==> flow/design.v <==
`timescale 1ns / 1ps
module Sampler #
( parameter HIGH_THRESHOLD = 100
)
(
    input [9:0] adc_dat,
    input clk,
    output [9:0] dout,
    output we,
    output [15:0] cnt
    );
    reg [9:0] adc_data;
    reg wr_en;
    reg [15:0]counter =0;
    assign dout = adc_data;
    assign we   = wr_en;
    assign cnt  = counter;
    always @(posedge clk) begin
        if (adc_dat > HIGH_THRESHOLD) 
            begin
                adc_data <= adc_dat;
                wr_en    <= 1;
                counter   = counter +1;
            end
        else    
            begin
                wr_en    <= 0;
            end
    end
endmodule
* Reports on Sampler
Tool output for the design above, in the order of the flow.
Lines are those of the file above, counted from 1.
Operators: Yosys type, input widths -> output width; for muxes data width and select width s.
The mark - stands for no value.
- Design top :: Sampler
- Clock :: clk
- Standard-cell library :: sky130hd
- Library corner :: tt_025C_1v80

* Word level
Counts by Yosys on the flattened word-level netlist (proc, flatten, opt, wreduce; memories kept). Register bits leave out memories and registers merged into their read ports (data or address); mux counts leave out enables and synchronous resets folded into registers. Print and check cells are left out. Cells with the same type and inputs are merged into one.
- Input port bits :: 11
- Elaborated cells :: 6
- Output and inout bits :: 27
- Bits in registers :: 27
- Add/sub/neg operators :: 1
- Mux-type cells :: 1
- Magnitude comparators :: 1
** Operators with widths (number)
- $add 16x1->16 const B :: 1
- $gt 10x7->1 const B :: 1
- $mux 1 :: 1

* Logic depth
Yosys ltp: most cells in a row. Word level: on the elaborated netlist, between registers, memories and ports. Mapped: between sequential cells and ports; inverters and the memories' decode and read muxes count.
- Depth after elaboration :: 2
- ABC_AREA :: 0
- Depth in mapped cells :: 4
- Gate-level depth less buffers :: 4

* After synthesis
The flow's flattened synthesis, as Yosys stat reports it; memories are mapped. The netlist is that of the ABC_AREA named above (0 if unset); the other value can give another one.
** Cell types
- sky130_fd_sc_hd__edfxtp_1 :: number 26, area in all 780.749 sq um
- sky130_fd_sc_hd__xor2_1 :: number 10, area in all 87.584 sq um
- sky130_fd_sc_hd__xnor2_1 :: number 4, area in all 35.034 sq um
- sky130_fd_sc_hd__nand4_2 :: number 2, area in all 25.024 sq um
- sky130_fd_sc_hd__nor4_1 :: number 4, area in all 25.024 sq um
- sky130_fd_sc_hd__nand2_1 :: number 6, area in all 22.522 sq um
- sky130_fd_sc_hd__dfxtp_1 :: number 1, area in all 20.019 sq um
- sky130_fd_sc_hd__nor2_1 :: number 5, area in all 18.768 sq um
- sky130_fd_sc_hd__nand3_1 :: number 3, area in all 15.014 sq um
- sky130_fd_sc_hd__nor3_1 :: number 3, area in all 15.014 sq um
- sky130_fd_sc_hd__or4_1 :: number 2, area in all 15.014 sq um
- sky130_fd_sc_hd__ha_1 :: number 1, area in all 12.512 sq um
- sky130_fd_sc_hd__nand4_1 :: number 2, area in all 12.512 sq um
- sky130_fd_sc_hd__inv_1 :: number 3, area in all 11.261 sq um
- sky130_fd_sc_hd__nand3_2 :: number 1, area in all 10.01 sq um
- sky130_fd_sc_hd__a21oi_1 :: number 1, area in all 5.005 sq um
- sky130_fd_sc_hd__o21ai_0 :: number 1, area in all 5.005 sq um
- Area of sequential cells :: 800.8 sq um
- Buffers :: 0
- Synthesis area :: 1116.1 sq um
- Standard cells after synthesis :: 75
- Mapped flip-flops :: 27

* Path before layout
OpenSTA on the mapped netlist: ideal clock, no wires. The path of least setup slack (recovery checks aside). Input and output delay are each 20% of the period. Register names are those of the netlist, which keeps one name where synthesis merged equal registers.
- Path type :: input to register
- From :: input port adc_dat[0]
- To :: register adc_data[0]
- Path buffers :: 0
- Period :: 2.0 ns
- Data arrival time :: 1.396 ns
- Data required time :: 1.604 ns
- Time at the first pin :: 0.400 ns
- Path slack :: 0.208 ns
- Delay of the path :: 1.392 ns
- Input delay :: 0.400 ns
- Setup time :: 0.396 ns
- Driving pins on the path :: 3
- Synthesis period reached :: 1.792 ns
"delay of the path" = arrival - input delay + setup time.
"driving pins on the path": output pins that drive a net of the path, with the launching flip-flop's if there is one; two outputs of one cell count as two.
"synthesis period reached" is the clock period less the worst setup slack; recovery checks do not enter. This is arithmetic on one report: input and output delays are still those of the set period (20% each).
The rows between start and end are the longest chain of elaborated cells between them; the timing report does not say that the signal goes this way. Where chains are equally long, one stands for them.
A line is the first line of the expression or statement that the cell stems from. Yosys adds cells for indexed reads and writes and turns some case tables into memories.
- Cells stage by stage :: sky130_fd_sc_hd__o21ai_0 sky130_fd_sc_hd__a21oi_1 sky130_fd_sc_hd__or4_1
- Cells in the longest elaborated chain :: 1
- Elaborated cells between the ends (all ways) :: 1
- Source lines of those cells :: 1
- Those cells by class :: compare (1)
** RTL lines, path after synthesis
- start: declaration :: line 6 : input [9:0] adc_dat,
- $gt 10x7->1 :: line 19 : if (adc_dat > HIGH_THRESHOLD)
- end: assignment :: line 21 : adc_data <= adc_dat;
- end: declaration :: line 12 : reg [9:0] adc_data;

* Timing after layout
Path of least setup slack in the final report of job 2 (OpenROAD, finished layout, wires in). Where an end is a register, its clock arrival counts in the times.
- Path type :: input to register
- From :: input port adc_dat[6]
- To :: register counter[5]
- Data required time :: 1.63 ns
- Data arrival time :: 1.46 ns
- Period :: 1.57 ns
- Setup time :: 0.22 ns
- Path slack :: 0.16 ns
- Input delay :: 0.31 ns
- Path buffers :: 3
- Driving pins on the path :: 6
- Time at the first pin :: 0.31 ns
The rows between start and end are the longest chain of elaborated cells between them; the timing report does not say that the signal goes this way. Where chains are equally long, one stands for them.
- Cells stage by stage :: sky130_fd_sc_hd__clkdlybuf4s15_2 sky130_fd_sc_hd__nand2_1 sky130_fd_sc_hd__a21oi_2 sky130_fd_sc_hd__or4_4 sky130_fd_sc_hd__buf_12 sky130_fd_sc_hd__buf_16
- Cells in the longest elaborated chain :: 1
- Elaborated cells between the ends (all ways) :: 1
- Source lines of those cells :: 1
- Those cells by class :: compare (1)
** RTL lines, path after layout
- start: declaration :: line 6 : input [9:0] adc_dat,
- $gt 10x7->1 :: line 19 : if (adc_dat > HIGH_THRESHOLD)
- end: assignment :: line 23 : counter   = counter +1;
- end: declaration :: line 14 : reg [15:0]counter =0;

Hand-over note for Sampler

Design Sampler on sky130hd. What follows are 2 stored runs of the flow, each under its own settings; their order means nothing. The constraints put input and output delay at 20% of the set period each and load the outputs with 0.01 pF.
By "clock period achieved" is meant the clock period of the run minus its worst setup slack. This is arithmetic on one report: input and output delays are still those of the set period (20% each).
"worst path time" is the time allowed to the run's worst setup path (the clock period less input and output delay, where it has them) less its slack. Clock arrival times count: a late capture clock shortens it, a late launch clock lengthens it.
"total power of the final layout" is the tool's figure for a default switching activity; nothing was simulated.

** Job 1
- Settings :: period_ns=2.27; CORE_UTILIZATION=62; PLACE_DENSITY_LB_ADDON=0.29; CORE_ASPECT_RATIO=1.79; CORE_MARGIN=6; CELL_PAD_IN_SITES_GLOBAL_PLACEMENT=3; ABC_AREA=1; GPL_TIMING_DRIVEN=1; SLEW_MARGIN=0; CAP_MARGIN=20
- Outcome :: did not finish, placement stopped with FLW-0024

** Job 2
- Settings :: period_ns=1.57; CORE_UTILIZATION=18; SETUP_SLACK_MARGIN=0.17; PLACE_DENSITY_LB_ADDON=0.18; CORE_ASPECT_RATIO=1.26; CORE_MARGIN=6; TNS_END_PERCENT=50; CTS_CLUSTER_DIAMETER=377; MIN_ROUTING_LAYER=met2; CAP_MARGIN=20; SLEW_MARGIN=20
- Std-cell area (final layout) :: 2114.5 sq um
- Worst hold slack in the final report :: 0.207 ns
- Sum of negative setup slack :: 0.000 ns
- Post-layout utilization :: 0.361
- Clock period achieved :: 1.405 ns
- Lowest setup slack :: 0.165 ns
- Worst path time :: 1.09 ns
- Critical path type :: input to register
- Area inside the die boundary :: 8247.0 sq um
- Total power of the final layout :: 2.809 mW
- Synthesized cell area :: 1116.1 sq um

End of note.
